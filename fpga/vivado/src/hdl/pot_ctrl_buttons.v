==> flow/design.v <==
`timescale 1ns/1ps
module mcp41hv51_btn_ctrl #(
    parameter integer SCK_DIV = 10
)(
    input  wire        clk,
    input  wire        resetn,      
    input  wire [3:0]  btns,        
    output reg         pot_cs_n,
    output reg         pot_sck,
    output reg         pot_mosi
);
    localparam [7:0] DEFAULT_WIPER = 8'd227;
    reg [7:0] wiper_value;
    reg btn0_d0, btn0_d1;
    reg btn1_d0, btn1_d1;
    always @(posedge clk) begin
        if (!resetn) begin
            btn0_d0 <= 1'b0;
            btn0_d1 <= 1'b0;
            btn1_d0 <= 1'b0;
            btn1_d1 <= 1'b0;
        end else begin
            btn0_d0 <= btns[0];
            btn0_d1 <= btn0_d0;
            btn1_d0 <= btns[1];
            btn1_d1 <= btn1_d0;
        end
    end
    wire down_rise =  btn0_d0 & ~btn0_d1;  
    wire up_rise   =  btn1_d0 & ~btn1_d1;  
    always @(posedge clk) begin
        if (!resetn) begin
            wiper_value <= DEFAULT_WIPER;
        end else begin
            if (up_rise && !down_rise) begin
                if (wiper_value != 8'hFF)
                    wiper_value <= wiper_value + 1'b1;
            end else if (down_rise && !up_rise) begin
                if (wiper_value != 8'h00)
                    wiper_value <= wiper_value - 1'b1;
            end
        end
    end
    localparam [1:0] SPI_IDLE   = 2'd0;
    localparam [1:0] SPI_LOAD   = 2'd1;
    localparam [1:0] SPI_TRANS  = 2'd2;
    localparam [1:0] SPI_FINISH = 2'd3;
    reg [1:0]  spi_state;
    reg [15:0] shift_reg;
    reg [4:0]  bit_cnt;       
    reg [15:0] div_cnt;       
    reg        spi_busy;
    reg        start_req;     
    reg        change_pending;
    wire div_hit = (div_cnt == SCK_DIV-1);
    wire [15:0] frame;
    assign frame = {8'h00, wiper_value};
    always @(posedge clk) begin
        if (!resetn) begin
            start_req      <= 1'b0;
            change_pending <= 1'b0;
        end else begin
            start_req <= 1'b0;  
            if (up_rise || down_rise) begin
                if (!spi_busy) begin
                    start_req      <= 1'b1;
                    change_pending <= 1'b0;
                end else begin
                    change_pending <= 1'b1;
                end
            end else if (change_pending && !spi_busy) begin
                start_req      <= 1'b1;
                change_pending <= 1'b0;
            end
        end
    end
    always @(posedge clk) begin
        if (!resetn) begin
            spi_state  <= SPI_IDLE;
            pot_cs_n   <= 1'b1;
            pot_sck    <= 1'b0;
            pot_mosi   <= 1'b0;
            spi_busy   <= 1'b0;
            bit_cnt    <= 5'd0;
            shift_reg  <= 16'd0;
            div_cnt    <= 16'd0;
        end else begin
            case (spi_state)
                SPI_IDLE: begin
                    pot_cs_n  <= 1'b1;
                    pot_sck   <= 1'b0;
                    spi_busy  <= 1'b0;
                    div_cnt   <= 16'd0;
                    if (start_req) begin
                        spi_state <= SPI_LOAD;
                    end
                end
                SPI_LOAD: begin
                    shift_reg <= frame;
                    bit_cnt   <= 5'd16;
                    pot_cs_n  <= 1'b0;    
                    pot_sck   <= 1'b0;
                    spi_busy  <= 1'b1;
                    pot_mosi  <= frame[15];
                    spi_state <= SPI_TRANS;
                end
                SPI_TRANS: begin
                    if (div_hit) begin
                        div_cnt <= 16'd0;
                        pot_sck <= ~pot_sck;
                        if (pot_sck == 1'b0) begin
                        end else begin
                            bit_cnt <= bit_cnt - 1'b1;
                            if (bit_cnt > 1) begin
                                shift_reg <= {shift_reg[14:0], 1'b0};
                                pot_mosi  <= shift_reg[14];  
                            end else begin
                                spi_state <= SPI_FINISH;
                            end
                        end
                    end else begin
                        div_cnt <= div_cnt + 1'b1;
                    end
                end
                SPI_FINISH: begin
                    pot_cs_n  <= 1'b1;    
                    pot_sck   <= 1'b0;
                    spi_busy  <= 1'b0;
                    spi_state <= SPI_IDLE;
                end
                default: spi_state <= SPI_IDLE;
            endcase
        end
    end
endmodule
* Step by step through the tools: mcp41hv51_btn_ctrl
Tool output for the design above, in the order of the flow. Line numbers count from 1 in the design file above. A cell with n/a has no value.
Design: top module mcp41hv51_btn_ctrl, clock clk, cell library sky130hd, timing corner tt_025C_1v80

* Word level
Yosys after proc, flatten, opt, wreduce and memory -nomap, before mapping. Memory bits, and registers merged into a memory's read port (data or address), are not among the register bits. Print and check cells are not counted. Equal cells are merged and count once.
Operators by class: magnitude comparators 1, eq/ne operators 11, bitwise operators 5, $add $sub $neg 4, reduce/logical cells 24, mux-type cells 32
Operator list (number):
- two-way mux 15 bit | 3
- case mux 16 bit (select 2 bit) | 1
- two-way mux 8 bit | 4
- case mux 15 bit (select 2 bit) | 1
- adder 16 x 1 -> 16 bit (second input constant) | 1
- equality test 16 x 4 -> 1 bit (second input constant) | 1
- two-way mux 16 bit | 1
- nonzero test 2 bit | 7
- != test 2 bit (second input constant) | 5
- case mux 5 bit (select 2 bit) | 1
- two-way mux 1 bit | 10
- two-way mux 5 bit | 2
- adder 8 x 1 -> 8 bit (second input constant) | 1
- subtractor 8 x 1 -> 8 bit (second input constant) | 1
- != test 8 bit (second input constant) | 1
- nonzero test 8 bit | 1
- case mux 2 bit (select 4 bit) | 1
- case mux 1 bit (select 2 bit) | 4
- two-way mux 2 bit | 4
- AND reduction 3 bit | 2
- subtractor 5 x 1 -> 5 bit (second input constant) | 1
- greater-than comparator 5 x 1 -> 1 bit (second input constant) | 1
- AND reduction 5 bit | 1
- equality test 2 bit (second input constant) | 2
- AND reduction 4 bit | 1
- nonzero test 4 bit | 1
- logical AND 1 bit | 3
- inverter 1 bit | 3
Other operator kinds: 9; their cells: 12.
Word-level totals: bits of input ports 6, output and inout bits 3, bits in registers 56, elaborated cells 92

* Depth
Longest topological path by Yosys (ltp), each cell counted once; first at word level (registers and memories cut), then after technology mapping (sequential cells cut; the memories' decode and read muxes count).
Depth: depth in word-level cells 6, ABC_AREA 0, mapped depth 10, gate-level depth less buffers 10

* Netlist
Yosys stat after the flow's synthesis: flattened, memories mapped to cells. It holds for the ABC_AREA given above (unset counts as 0); a run with the other value may have another netlist. Totals and module areas in this step are rounded.
Synthesis totals: standard cells after synthesis 343, area of sequential cells 1160 µm², flip-flop cells 58, buffers 18, mapped area 3010 µm²
Cell types:
- sky130_fd_sc_hd__dfxtp_1 | number 58, total area 1.16E+03 µm²
- sky130_fd_sc_hd__nand3_1 | number 36, total area 180.173 µm²
- sky130_fd_sc_hd__ha_1 | number 12, total area 150.144 µm²
- sky130_fd_sc_hd__nand2_1 | number 34, total area 127.622 µm²
- sky130_fd_sc_hd__a21boi_1 | number 10, total area 75.072 µm²
- sky130_fd_sc_hd__a21oi_1 | number 14, total area 70.067 µm²
- sky130_fd_sc_hd__o221a_2 | number 6, total area 67.565 µm²
- sky130_fd_sc_hd__a21boi_0 | number 8, total area 60.058 µm²
- sky130_fd_sc_hd__and2_1 | number 9, total area 56.304 µm²
- sky130_fd_sc_hd__nor2_1 | number 15, total area 56.304 µm²
- sky130_fd_sc_hd__a22oi_1 | number 7, total area 52.55 µm²
- sky130_fd_sc_hd__inv_1 | number 14, total area 52.55 µm²
- sky130_fd_sc_hd__o21ai_0 | number 10, total area 50.048 µm²
- sky130_fd_sc_hd__a31o_2 | number 5, total area 43.792 µm²
- sky130_fd_sc_hd__a31oi_1 | number 7, total area 43.792 µm²
- sky130_fd_sc_hd__nor2b_1 | number 7, total area 43.792 µm²
- sky130_fd_sc_hd__nor3_1 | number 8, total area 40.038 µm²
- sky130_fd_sc_hd__buf_6 | number 3, total area 33.782 µm²
Other cell types: 38; their cells: 80.

* Path before layout
Source: OpenSTA report_checks on the synthesized netlist (no wires, ideal clock, input and output delay 20% of the period each), path of least setup slack; recovery checks are left aside. Register names are those of the netlist, which keeps one name where synthesis merged equal registers.
Path after synthesis: path kind register -> register, start point reg btn1_d1, end point reg wiper_value[7], setup time 121 ps, buffers on the path 0, path delay 2270 ps, setup slack 150 ps, clock period 2420 ps, data arrival time 2149 ps, stages on the path 10, data required time 2299 ps, launch time at the first pin 0 ps, synthesis period reached 2270 ps
"path delay" is the arrival time less input delay plus setup time. "stages on the path": output pins that drive a net of the path, with the launching flip-flop's if there is one; two outputs of one cell count as two. "synthesis period reached" = period - worst setup slack (recovery checks aside). The figure is calculated, with input and output delays left at 20% of the set period. Between the ends stands the longest chain of elaborated cells between them, by number of cells; it is not shown to be the way that was timed. Of several equally long chains one is given. A line is the first line of the expression or statement that the cell stems from. Yosys adds cells for indexed reads and writes and turns some case tables into memories. At most two assigning lines are given for a register; there are more.
Between the ends, after synthesis: cells stage by stage sky130_fd_sc_hd__dfxtp_1 > sky130_fd_sc_hd__nand2b_1 > sky130_fd_sc_hd__inv_1 > sky130_fd_sc_hd__ha_1 > sky130_fd_sc_hd__inv_1 > sky130_fd_sc_hd__ha_1 > sky130_fd_sc_hd__or3_1 > sky130_fd_sc_hd__a31o_2 > sky130_fd_sc_hd__a21oi_1 > sky130_fd_sc_hd__mux2_2, length of the longest elaborated chain 6, elaborated cells on any way between the ends 11, RTL lines with such cells 3, those cells by class eq/ne: 1; mux: 2; logic: 2; reduce/logical: 6
RTL lines, path after synthesis:
- start: declaration | RTL line 15 | reg btn1_d0, btn1_d1;
- start: assignment | RTL line 21 | btn1_d1 <= 1'b0;
- start: assignment | RTL line 26 | btn1_d1 <= btn1_d0;
- inverter 1 bit | RTL line 30 | wire up_rise   =  btn1_d0 & ~btn1_d1;
- AND 1 bit | RTL line 30
- logical NOT 1 bit | RTL line 38 | end else if (down_rise && !up_rise) begin
- logical AND 1 bit | RTL line 38
- two-way mux 8 bit | RTL line 38
- two-way mux 8 bit | RTL line 35 | if (up_rise && !down_rise) begin
- end: assignment | RTL line 37 | wiper_value <= wiper_value + 1'b1;
- end: assignment | RTL line 40 | wiper_value <= wiper_value - 1'b1;
- end: declaration | RTL line 13 | reg [7:0] wiper_value;

* Timing after layout
Path of least setup slack in the final report of entry A (OpenROAD, finished layout, wires in). Where an end is a register, its clock arrival counts in the times. The report prints the path's times to 10 ps; the period is as set.
Path post-layout: path kind register -> register, start point reg btn1_d1, end point reg wiper_value[7], buffers on the path 0, launch time at the first pin 320 ps, setup slack 740 ps, clock period 3150 ps, setup time 110 ps, data arrival time 2620 ps, data required time 3370 ps, stages on the path 11
Between the ends stands the longest chain of elaborated cells between them, by number of cells; it is not shown to be the way that was timed. Of several equally long chains one is given. At most two assigning lines are given for a register; there are more.
Between the ends, post-layout: cells stage by stage sky130_fd_sc_hd__dfxtp_1 > sky130_fd_sc_hd__nand2b_1 > sky130_fd_sc_hd__inv_1 > sky130_fd_sc_hd__ha_1 > sky130_fd_sc_hd__inv_2 > sky130_fd_sc_hd__ha_1 > sky130_fd_sc_hd__a21oi_2 > sky130_fd_sc_hd__o2111ai_1 > sky130_fd_sc_hd__a31o_2 > sky130_fd_sc_hd__a21oi_1 > sky130_fd_sc_hd__mux2_2, length of the longest elaborated chain 6, elaborated cells on any way between the ends 11, RTL lines with such cells 3, those cells by class eq/ne: 1; mux: 2; logic: 2; reduce/logical: 6
RTL lines, path post-layout:
- start: declaration | RTL line 15 | reg btn1_d0, btn1_d1;
- start: assignment | RTL line 21 | btn1_d1 <= 1'b0;
- start: assignment | RTL line 26 | btn1_d1 <= btn1_d0;
- inverter 1 bit | RTL line 30 | wire up_rise   =  btn1_d0 & ~btn1_d1;
- AND 1 bit | RTL line 30
- logical NOT 1 bit | RTL line 38 | end else if (down_rise && !up_rise) begin
- logical AND 1 bit | RTL line 38
- two-way mux 8 bit | RTL line 38
- two-way mux 8 bit | RTL line 35 | if (up_rise && !down_rise) begin
- end: assignment | RTL line 37 | wiper_value <= wiper_value + 1'b1;
- end: assignment | RTL line 40 | wiper_value <= wiper_value - 1'b1;
- end: declaration | RTL line 13 | reg [7:0] wiper_value;

Memo
Re: implementation data of mcp41hv51_btn_ctrl

mcp41hv51_btn_ctrl through Yosys and OpenROAD on sky130hd: 2 stored runs, unordered, with their settings and measured results. The constraints put input and output delay at 20% of the set period each and load the outputs with 0.01 pF.
"clock period reached": clock period set for the run, less the worst setup slack. It is reckoned from that one timing run; input and output delays stay at 20% of the period that was set.
By "time used up by the worst setup path" is meant the share of the clock period that the worst setup path is allowed (20% is reserved at inputs, 20% at outputs), minus its slack. Clock arrival times at its registers enter into it.
"overall power": no workload was simulated; the value follows from the tool's default switching activity.
"time used up by the worst setup path" is known to 10 ps.
Values from the reports are rounded here.

[entry A] flow files
==> flow/run.sh <==
#!/bin/bash
# the make line also repeats the synthesis and layout settings of config.mk as NAME=value (left out here)
make -C /OpenROAD-flow-scripts/flow DESIGN_CONFIG=/design/flow/config.mk WORK_HOME=/design/flow/orfs CLKGATE_MAP_FILE= finish
==> flow/config.mk <==
export PLATFORM = sky130hd
export DESIGN_NAME = mcp41hv51_btn_ctrl
export DESIGN_NICKNAME = mcp41hv51_btn_ctrl
export VERILOG_FILES = /design/flow/design.v
export SDC_FILE = /design/flow/constraint.sdc
export NUM_CORES = 4
export LEC_CHECK = 0
export CAP_MARGIN = 5
export CORE_ASPECT_RATIO = 1.0
export CORE_MARGIN = 2
export CORE_UTILIZATION = 18
export CTS_CLUSTER_DIAMETER = 333
export CTS_CLUSTER_SIZE = 75
export GPL_ROUTABILITY_DRIVEN = 1
export MAX_ROUTING_LAYER = met4
export PLACE_DENSITY = 0.88
export SETUP_SLACK_MARGIN = 0.57
export SLEW_MARGIN = 30
==> flow/constraint.sdc <==
create_clock -name core_clock -period 3.15 [get_ports {clk}]
set_input_delay 0.6300 -clock core_clock [delete_from_list [all_inputs] [get_ports {clk}]]
set_output_delay 0.6300 -clock core_clock [all_outputs]
set_load 0.01 [all_outputs]

[entry A] result: cell area after synthesis 3,010 µm²; overall die area 17,700 µm²; standard-cell area after routing 3,580 µm²; utilization of the finished layout 0.217; lowest setup slack 742 ps; total negative slack 0 ps; smallest hold slack 444 ps; overall power 2,000 uW; clock period reached 2,408 ps; time used up by the worst setup path 2,410 ps; worst setup path kind register -> register

[entry B] flow files
==> flow/run.sh <==
#!/bin/bash
# the make line also repeats the synthesis and layout settings of config.mk as NAME=value (left out here)
make -C /OpenROAD-flow-scripts/flow DESIGN_CONFIG=/design/flow/config.mk WORK_HOME=/design/flow/orfs CLKGATE_MAP_FILE= finish
==> flow/config.mk <==
export PLATFORM = sky130hd
export DESIGN_NAME = mcp41hv51_btn_ctrl
export DESIGN_NICKNAME = mcp41hv51_btn_ctrl
export VERILOG_FILES = /design/flow/design.v
export SDC_FILE = /design/flow/constraint.sdc
export NUM_CORES = 4
export LEC_CHECK = 0
export CAP_MARGIN = 20
export CELL_PAD_IN_SITES_DETAIL_PLACEMENT = 0
export CORE_ASPECT_RATIO = 0.59
export CORE_MARGIN = 3
export CORE_UTILIZATION = 21
export CTS_CLUSTER_DIAMETER = 287
export GPL_ROUTABILITY_DRIVEN = 1
export GPL_TIMING_DRIVEN = 0
export PLACE_DENSITY_LB_ADDON = 0.22
export SLEW_MARGIN = 20
==> flow/constraint.sdc <==
create_clock -name core_clock -period 4.47 [get_ports {clk}]
set_input_delay 0.8940 -clock core_clock [delete_from_list [all_inputs] [get_ports {clk}]]
set_output_delay 0.8940 -clock core_clock [all_outputs]
set_load 0.01 [all_outputs]

[entry B] result: cell area after synthesis 3,010 µm²; overall die area 15,800 µm²; standard-cell area after routing 3,620 µm²; utilization of the finished layout 0.267; lowest setup slack 1,830 ps; total negative slack 0 ps; smallest hold slack 440 ps; overall power 1,460 uW; clock period reached 2,645 ps; time used up by the worst setup path 2,640 ps; worst setup path kind register -> register
