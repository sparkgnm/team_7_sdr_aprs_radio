==> flow/design.v <==
`timescale 1ns / 1ps
module ad7386_axis_source_1Msps (
    input  wire        clk,           
    input  wire        rst_n,         
    output reg         adc_cs_n,
    output reg         adc_sclk,
    input  wire        adc_sdoa,
    output reg [15:0]  m_axis_tdata,
    output reg         m_axis_tvalid,
    input  wire        m_axis_tready
);
    localparam integer SCLK_DIV  = 3;   
    localparam integer FRAME_GAP = 4;   
    localparam [1:0]
        ST_IDLE  = 2'd0,
        ST_SHIFT = 2'd1,
        ST_HOLD  = 2'd2;
    reg [1:0]  state;
    reg [$clog2(SCLK_DIV)-1:0] div_cnt;
    wire                       tick = (div_cnt == 0);
    always @(posedge clk or negedge rst_n) begin
        if (!rst_n)
            div_cnt <= 0;
        else
            div_cnt <= div_cnt + 1'b1;
    end
    reg [5:0]   bit_cnt;      
    reg [15:0]  shift_reg;
    reg [$clog2(FRAME_GAP+1)-1:0] gap_cnt;
    always @(posedge clk or negedge rst_n) begin
        if (!rst_n) begin
            state         <= ST_IDLE;
            adc_cs_n      <= 1'b1;
            adc_sclk      <= 1'b0;
            bit_cnt       <= 0;
            shift_reg     <= 16'd0;
            gap_cnt       <= 0;
            m_axis_tdata  <= 16'd0;
            m_axis_tvalid <= 1'b0;
        end else begin
            m_axis_tvalid <= 1'b0;
            case (state)
                ST_IDLE: begin
                    adc_cs_n <= 1'b1;
                    adc_sclk <= 1'b0;
                    if (gap_cnt < FRAME_GAP) begin
                        gap_cnt <= gap_cnt + 1'b1;
                    end else if (m_axis_tready) begin
                        adc_cs_n <= 1'b0;    
                        bit_cnt  <= 0;
                        gap_cnt  <= 0;
                        state    <= ST_SHIFT;
                    end
                end
                ST_SHIFT: begin
                    if (tick) begin
                        adc_sclk <= ~adc_sclk;
                        if (adc_sclk == 1'b0) begin
                            shift_reg <= {shift_reg[14:0], adc_sdoa};
                            bit_cnt   <= bit_cnt + 1'b1;
                            if (bit_cnt == 15) begin
                                adc_cs_n     <= 1'b1;  
                                adc_sclk     <= 1'b0;
                                m_axis_tdata <= {shift_reg[14:0], adc_sdoa};
                                m_axis_tvalid<= 1'b1;
                                state        <= ST_HOLD;
                            end
                        end
                    end
                end
                ST_HOLD: begin
                    if (m_axis_tready) begin
                        m_axis_tvalid <= 1'b0;
                        state         <= ST_IDLE;
                    end else begin
                        m_axis_tvalid <= 1'b1;
                    end
                end
                default: state <= ST_IDLE;
            endcase
        end
    end
endmodule
# ---- Tool chain data of ad7386_axis_source_1Msps
# What the tools print for ad7386_axis_source_1Msps, step after step.
# Line numbers count from 1 in the design file above.
# Cell names lack the library's common part.
# A cell with n/a has no value.
dict set report design {
  top {ad7386_axis_source_1Msps}
  clock_port {clk}
  lib {sky130hd}
  corner {tt_025C_1v80}
}

# ---- Word level
# Counts by Yosys on the flattened word-level netlist (proc, flatten, opt, wreduce; memories kept). Register bits leave out memories and registers merged into their read ports (data or address). Print and check cells are left out. Cells with the same type and inputs are merged into one.
dict set report word_totals {
  in_bits 4
  word_cells 62
  reg_bits 47
  out_inout_bits 19
}
dict set report op_classes {
  reduce_logical 11
  addsub 3
  equal 9
  n_logic 1
  cmp 1
  n_mux 28
}
# operator n
set ops {}
lappend ops {{two-way mux 6 bit} 4}
lappend ops {{inequality test 2 bit with constant B} 6}
lappend ops {{parallel mux 6 bit (select 2 bit)} 1}
lappend ops {{two-way mux 2 bit} 6}
lappend ops {{two-way mux 1 bit} 11}
lappend ops {{AND reduction 4 bit} 2}
lappend ops {{adder 6 x 1 -> 6 bit with constant B} 1}
lappend ops {{== test 6 x 4 -> 1 bit with constant B} 1}
lappend ops {{AND reduction 6 bit} 1}
lappend ops {{parallel mux 2 bit (select 3 bit)} 1}
lappend ops {{two-way mux 3 bit} 2}
lappend ops {{parallel mux 1 bit (select 2 bit)} 3}
lappend ops {{AND reduction 5 bit} 1}
lappend ops {{logical NOT 2 bit} 2}
lappend ops {{AND reduction 2 bit} 2}
lappend ops {{nonzero test 2 bit} 2}
lappend ops {{adder 3 x 1 -> 3 bit with constant B} 1}
lappend ops {{less-than comparator 3 bit with constant B} 1}
lappend ops {{AND reduction 3 bit} 1}
lappend ops {{adder 2 x 1 -> 2 bit with constant B} 1}
lappend ops {{== test 2 x 1 -> 1 bit with constant B} 1}
lappend ops {{== test 2 bit with constant B} 1}
lappend ops {{inverter 1 bit} 1}

# ---- Logic depth
# Depth = most cells in a row (Yosys ltp): at word level without a register or memory, in the mapped netlist without a sequential cell, where the memories' decode and read muxes count.
dict set report logic_depth {
  ltp_word 5
  ABC_AREA 1
  ltp_mapped 9
  ltp_nobuf 9
}

# ---- Mapped cells and area
# The flow's flattened synthesis, as Yosys stat reports it; memories are mapped. The netlist is that of the ABC_AREA named above (0 if unset); the other value can give another one.
# Totals and module areas in this step are rounded.
dict set report synth_totals {
  buffers 8
  cell_count 219
  ff_cells 48
  yosys_area_um2 2060
}
# type n area_total_um2
set types {}
lappend types {dfrtp_1 46 1.15E+03}
lappend types {nand2_1 64 240.23}
lappend types {o21ai_2 14 122.618}
lappend types {inv_1 28 105.101}
lappend types {o21ai_0 19 95.091}
lappend types {nand3_1 16 80.077}
lappend types {dfstp_2 2 52.55}
lappend types {ha_1 3 37.536}
lappend types {buf_6 3 33.782}
lappend types {nor3_4 1 16.266}
lappend types {buf_2 3 15.014}
lappend types {o21ai_1 3 15.014}
lappend types {nand4_1 2 12.512}
lappend types {nor2_1 3 11.261}
lappend types {a21oi_1 2 10.01}
lappend types {o2111ai_1 1 8.758}
lappend types {buf_4 1 7.507}
lappend types {o21bai_1 1 7.507}
# Not listed: further types 7, cells in them 7.

# ---- Path before layout
# OpenSTA on the mapped netlist: ideal clock, no wires. The path of least setup slack (recovery checks aside). Input and output delay are each 20% of the period. Register names are those of the netlist, which keeps one name where synthesis merged equal registers.
dict set report synth_timing {
  path_type {register to register}
  start {register bit_cnt[1]}
  end {register m_axis_tdata[14]}
  period_ps 2150
  t_arrival_ps 1210
  delay_ps 1328
  setup_ps 118
  t_first_pin_ps 0
  t_required_ps 2032
  slack_ps 822
  driving_pins 10
  synth_period_reached_ps 1328
}
# "delay_ps" = arrival - input delay + setup time.
# "driving_pins": output pins that drive a net of the path, with the launching flip-flop's if there is one; two outputs of one cell count as two.
# "synth_period_reached_ps" is the clock period less the worst setup slack; recovery checks do not enter. This is arithmetic on one report: input and output delays are still those of the set period (20% each).
# The rows between start and end are the longest chain of elaborated cells between them; the timing report does not say that the signal goes this way. Where chains are equally long, one stands for them.
# A line is the first line of the expression or statement that the cell stems from. Yosys adds cells for indexed reads and writes and turns some case tables into memories.
# At most two assigning lines are given for a register; there are more.
dict set report synth_via {
  path_cell_list {dfrtp_1 > ha_1 > nand3_1 > inv_1 > nand2_1 > inv_1 > nand2_2 > buf_6 > nand2_1 > o21ai_2}
  elab_chain_cells 2
}
# element line
set synth_lines {}
lappend synth_lines {{start, declared} 27} ;# reg [5:0]   bit_cnt;
lappend synth_lines {{start, assigned} 35} ;# bit_cnt       <= 0;
lappend synth_lines {{start, assigned} 60} ;# bit_cnt   <= bit_cnt + 1'b1;
lappend synth_lines {{== test 6 x 4 -> 1 bit} 61} ;# if (bit_cnt == 15) begin
lappend synth_lines {{AND reduction 4 bit} n/a}
lappend synth_lines {{end, assigned} 38} ;# m_axis_tdata  <= 16'd0;
lappend synth_lines {{end, assigned} 64} ;# m_axis_tdata <= {shift_reg[14:0], adc_sdoa};
lappend synth_lines {{end, declared} 8} ;# output reg [15:0]  m_axis_tdata,

# ---- Worst path after layout
# Path of least setup slack in the final report of record 1 (OpenROAD, finished layout, wires in). Where an end is a register, its clock arrival counts in the times.
# The path's times are printed in steps of 10 ps; the period is the one set.
dict set report layout_timing {
  path_type {register to output}
  start {register adc_cs_n}
  end {output adc_cs_n}
  t_arrival_ps 1430
  period_ps 2960
  slack_ps 940
  driving_pins 2
  t_first_pin_ps 360
  t_required_ps 2370
  out_delay_ps 590
}
# At most two assigning lines are given for a register; there are more.
dict set report layout_via {
  path_cell_list {dfstp_2 > clkdlybuf4s50_1}
  elab_chain_cells 0
}
# element line
set layout_lines {}
lappend layout_lines {{start, declared} 5} ;# output reg         adc_cs_n,
lappend layout_lines {{start, assigned} 33} ;# adc_cs_n      <= 1'b1;
lappend layout_lines {{start, assigned} 44} ;# adc_cs_n <= 1'b1;
lappend layout_lines {{end, declared} 5}

; Top module ad7386_axis_source_1Msps; platform sky130hd; tools Yosys and OpenROAD; 2 stored runs in no particular order. Input and output delays are each 20% of the period that was set; the output load is 0.01 pF.
; "achieved_clock_period_ps" = clock period - worst setup slack. The figure is calculated, with input and output delays left at 20% of the set period.
; "worst_path_ps" = time allowed to the worst setup path (clock period - input delay - output delay, where it has them) - its slack; a late launch clock adds to it, a late capture clock takes from it.
; "power_total_mw": no workload was simulated; the value follows from the tool's default switching activity.
; "worst_path_ps" is known to 10 ps.
; Measured values are rounded.

[record 1: settings]
period_ns = 2.96
CORE_UTILIZATION = 64
SETUP_SLACK_MARGIN = 0.1
PLACE_DENSITY = 0.69
ABC_AREA = 1
GPL_ROUTABILITY_DRIVEN = 1
CTS_CLUSTER_SIZE = 65
CAP_MARGIN = 20
CORE_MARGIN = 2
SLEW_MARGIN = 20
[record 1: results]
die_footprint_um2 = 3690
achieved_clock_period_ps = 2020
util_pct = 76.7
power_total_mw = 1.50
yosys.chip_area_um2 = 2060
setupTns_ps = 0
worst_path_ps = 1430
timing.worst_path_kind = register to output
fin_ws_ps = 940
finish.stdcell_area_um2 = 2340

[record 2: settings]
period_ns = 2.39
SETUP_SLACK_MARGIN = -0.15
CAP_MARGIN = 20
CORE_MARGIN = 2
CORE_UTILIZATION = 40
SLEW_MARGIN = 20
[record 2: results]
die_footprint_um2 = 5640
achieved_clock_period_ps = 1981
util_pct = 50.8
power_total_mw = 2.33
yosys.chip_area_um2 = 2020
setupTns_ps = 0
worst_path_ps = 1980
timing.worst_path_kind = register to register
fin_ws_ps = 409
finish.stdcell_area_um2 = 2430
