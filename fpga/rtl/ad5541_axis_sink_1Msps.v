==> flow/design.v <==
`timescale 1ns / 1ps
module ad5541_axis_sink_1Msps (
    input  wire        clk,           
    input  wire        rst_n,         
    input  wire [15:0] s_axis_tdata,
    input  wire        s_axis_tvalid,
    output reg         s_axis_tready,
    output reg         dac_cs_n,
    output reg         dac_sclk,
    output reg         dac_din
);
    localparam integer SCLK_DIV = 3;
    localparam [1:0]
        ST_IDLE  = 2'd0,
        ST_SHIFT = 2'd1;
    reg [1:0]  state;
    reg [$clog2(SCLK_DIV)-1:0] div_cnt;
    wire                       tick = (div_cnt == 0);
    always @(posedge clk or negedge rst_n) begin
        if (!rst_n)
            div_cnt <= 0;
        else
            div_cnt <= div_cnt + 1'b1;
    end
    reg [15:0] shift_reg;
    reg [4:0]  bit_cnt;    
    always @(posedge clk or negedge rst_n) begin
        if (!rst_n) begin
            state         <= ST_IDLE;
            dac_cs_n      <= 1'b1;
            dac_sclk      <= 1'b0;
            dac_din       <= 1'b0;
            s_axis_tready <= 1'b1;
            shift_reg     <= 16'd0;
            bit_cnt       <= 0;
        end else begin
            case (state)
                ST_IDLE: begin
                    dac_cs_n      <= 1'b1;
                    dac_sclk      <= 1'b0;
                    s_axis_tready <= 1'b1;
                    if (s_axis_tvalid) begin
                        shift_reg     <= s_axis_tdata;
                        bit_cnt       <= 16;
                        s_axis_tready <= 1'b0;    
                        dac_cs_n      <= 1'b0;    
                        state         <= ST_SHIFT;
                    end
                end
                ST_SHIFT: begin
                    if (tick) begin
                        dac_sclk <= ~dac_sclk;
                        if (dac_sclk == 1'b0) begin
                            dac_din   <= shift_reg[15];
                            shift_reg <= {shift_reg[14:0], 1'b0};
                        end else begin
                            bit_cnt <= bit_cnt - 1'b1;
                            if (bit_cnt == 1) begin
                                dac_cs_n      <= 1'b1;
                                dac_sclk      <= 1'b0;
                                s_axis_tready <= 1'b1;
                                state         <= ST_IDLE;
                            end
                        end
                    end
                end
                default: state <= ST_IDLE;
            endcase
        end
    end
endmodule
**Step by step through the tools: ad5541_axis_sink_1Msps**

What the tools print for ad5541_axis_sink_1Msps, step after step.
Lines are those of the file above, counted from 1.
Library cell names are shortened.
Not given: --

- Top module: ad5541_axis_sink_1Msps
- Clock port: clk
- Standard-cell library: sky130hd
- Timing corner: tt_025C_1v80

**After elaboration**

Source: Yosys, flattened and elaborated, memories not mapped. Widths are those after wreduce. Registers that Yosys merges into a memory's read port (data or address) are not register bits. Print and check cells do not count. Equal cells are merged and count once.

- Add/subtract/negate cells: 2
- Equality and inequality tests: 7
- Muxes and demuxes: 22
- Bitwise gates (word level): 1
- Reductions and logical operators: 9

Operators by type and width:

| operator | count |
|---|---|
| 16-bit two-way mux | 3 |
| 16-bit parallel mux with 2-bit select | 1 |
| 4-bit AND reduction | 4 |
| 5-bit two-way mux | 3 |
| 2-bit inequality test (second input constant) | 5 |
| 5-bit parallel mux with 2-bit select | 1 |
| 2-bit two-way mux | 4 |
| 1-bit two-way mux | 7 |
| 5-bit by 1-bit subtractor with 5-bit output (second input constant) | 1 |
| 5-bit by 1-bit == test with 1-bit output (second input constant) | 1 |
| 2-bit zero test | 2 |
| 2-bit parallel mux with 2-bit select | 1 |
| 1-bit parallel mux with 2-bit select | 2 |
| 3-bit AND reduction | 1 |
| 2-bit by 1-bit adder with 2-bit output (second input constant) | 1 |
| 2-bit by 1-bit == test with 1-bit output (second input constant) | 1 |
| 2-bit AND reduction | 1 |
| 2-bit nonzero test | 1 |
| 1-bit NOT | 1 |

- Register bits: 28
- Input port bits: 19
- Output and inout port bits: 4
- Word-level cells: 48

**Depth**

Longest topological path by Yosys (ltp), each cell counted once; first at word level (registers and memories cut), then after technology mapping (sequential cells cut; the memories' decode and read muxes count).

- Word-level depth: 5
- ABC_AREA: 0
- Mapped depth: 7

**Mapped cells and area**

Source: synth_stat.txt of the flow (Yosys; design flattened, memories mapped). It holds for the ABC_AREA given above (unset counts as 0); a run with the other value may have another netlist.

Cell types:

| cell | count |
|---|---|
| dfrtp_1 | 26 |
| mux2i_1 | 16 |
| a21oi_1 | 18 |
| nor2_1 | 17 |
| dfstp_2 | 2 |
| ha_1 | 3 |
| inv_1 | 8 |
| nand2_1 | 8 |
| a22o_1 | 3 |
| buf_2 | 5 |
| o21ai_0 | 4 |
| nand2b_1 | 3 |
| xnor2_1 | 2 |
| a2111oi_2 | 1 |
| or2_2 | 2 |
| mux2_2 | 1 |
| nand3_1 | 2 |
| a21oi_2 | 1 |

Other cell types: 9; their cells: 9.

- Standard cells after synthesis: 131
- Chip area (Yosys): 1341.3 µm²
- Mapped flip-flops: 28

**Worst setup path after synthesis**

OpenSTA on the mapped netlist: ideal clock, no wires. The path of least setup slack (recovery checks aside). Input and output delay are each 20% of the period. Register names are those of the netlist, which keeps one name where synthesis merged equal registers.

- Kind: reg-to-reg
- Start: register div_cnt[0]
- End: register bit_cnt[4]
- Period: 1.53 ns
- Library setup time: 0.136 ns
- Launch time at the first pin: 0.000 ns
- Arrival time: 1.358 ns
- Required time: 1.394 ns
- Path slack: 0.035 ns
- Delay of the path: 1.494 ns
- Stages on the path: 7
- Buffers on the path: 0
- Synthesis period reached: 1.495 ns

"delay of the path" is the arrival time less input delay plus setup time.
"stages on the path": output pins that drive a net of the path, with the launching flip-flop's if there is one; two outputs of one cell count as two.
"synthesis period reached" = period - worst setup slack (recovery checks aside). The figure is calculated, with input and output delays left at 20% of the set period.
The rows between start and end are the longest chain of elaborated cells between them; the timing report does not say that the signal goes this way. Where chains are equally long, one stands for them.
A line is the first line of the expression or statement that the cell stems from. Yosys adds cells for indexed reads and writes and turns some case tables into memories.
At most two assigning lines are given for a register; there are more.

- Path through: dfrtp_1 inv_1 ha_1 nand2_1 a2111oi_2 xnor2_1 o21ai_0
- Cells in the longest elaborated chain: 3
- Elaborated cells on any way between the ends: 5
- Classes of those cells: eq/ne (1); mux (2); reduce/logical (2)

RTL lines, path post-synthesis:

| element | RTL line | text |
|---|---|---|
| start, declared | 17 | `reg [$clog2(SCLK_DIV)-1:0] div_cnt;` |
| start, assigned | 21 | `div_cnt <= 0;` |
| start, assigned | 23 | `div_cnt <= div_cnt + 1'b1;` |
| 2-bit zero test | 18 | `wire                       tick = (div_cnt == 0);` |
| 5-bit two-way mux | 51 | `if (tick) begin` |
| 5-bit parallel mux with 2-bit select | 37 | `case (state)` |
| end, assigned | 35 | `bit_cnt       <= 0;` |
| end, assigned | 57 | `bit_cnt <= bit_cnt - 1'b1;` |
| end, declared | 26 | `reg [4:0]  bit_cnt;` |

**Path in the finished layout**

Path of least setup slack in the final report of run A (OpenROAD, finished layout, wires in). Where an end is a register, its clock arrival counts in the times.

- Kind: reg-to-reg
- Start: register div_cnt[1]
- End: register shift_reg[11]
- Period: 1.17 ns
- Library setup time: 0.08 ns
- Launch time at the first pin: 0.28 ns
- Arrival time: 1.72 ns
- Required time: 1.36 ns
- Path slack: -0.36 ns
- Stages on the path: 8
- Buffers on the path: 1

The rows between start and end are the longest chain of elaborated cells between them; the timing report does not say that the signal goes this way. Where chains are equally long, one stands for them.
At most two assigning lines are given for a register; there are more.

- Path through: dfrtp_1 inv_2 ha_4 nand2b_4 a21oi_4 clkbuf_16 nor2_2 a21oi_1
- Cells in the longest elaborated chain: 3
- Elaborated cells on any way between the ends: 5
- Classes of those cells: eq/ne (1); mux (2); reduce/logical (2)

RTL lines, path after layout:

| element | RTL line | text |
|---|---|---|
| start, declared | 17 | `reg [$clog2(SCLK_DIV)-1:0] div_cnt;` |
| start, assigned | 21 | `div_cnt <= 0;` |
| start, assigned | 23 | `div_cnt <= div_cnt + 1'b1;` |
| 2-bit zero test | 18 | `wire                       tick = (div_cnt == 0);` |
| 16-bit two-way mux | 51 | `if (tick) begin` |
| 16-bit parallel mux with 2-bit select | 37 | `case (state)` |
| end, assigned | 43 | `shift_reg     <= s_axis_tdata;` |
| end, assigned | 55 | `shift_reg <= {shift_reg[14:0], 1'b0};` |
| end, declared | 25 | `reg [15:0] shift_reg;` |

Record of 2 stored runs of the RTL-to-layout flow on ad5541_axis_sink_1Msps, platform sky130hd. The runs are unordered. Constraints: input delay and output delay 20% of the set period each, output load 0.01 pF.
By "time on the worst setup path" is meant the share of the clock period that the worst setup path is allowed (20% is reserved at inputs, 20% at outputs), minus its slack. Clock arrival times at its registers enter into it.
"overall power": no workload was simulated; the value follows from the tool's default switching activity.
A setting shown as . is not set for that run.

| item | run A | run B |
|---|---|---|
| period_ns | 1.17 | 1.01 |
| CORE_UTILIZATION | 53 | 40 |
| SETUP_SLACK_MARGIN | 0.11 | . |
| PLACE_DENSITY_LB_ADDON | 0.24 | . |
| CORE_ASPECT_RATIO | 0.56 | . |
| CTS_CLUSTER_SIZE | 72 | . |
| CTS_CLUSTER_DIAMETER | 105 | . |
| CAP_MARGIN | 20 | 20 |
| CORE_MARGIN | 2 | 2 |
| SLEW_MARGIN | 20 | 20 |
| final utilization | 0.923 | 0.683 |
| overall power (mW) | 5.865 | 6.789 |
| final setup TNS (ns) | -6.881 | -10.088 |
| die area (µm²) | 2966.2 | 3832.2 |
| cell area after synthesis (µm²) | 1341.3 | 1341.3 |
| smallest setup slack (ns) | -0.361 | -0.443 |
| time on the worst setup path (ns) | 1.53 | 1.45 |
| worst path kind | reg-to-reg | reg-to-reg |
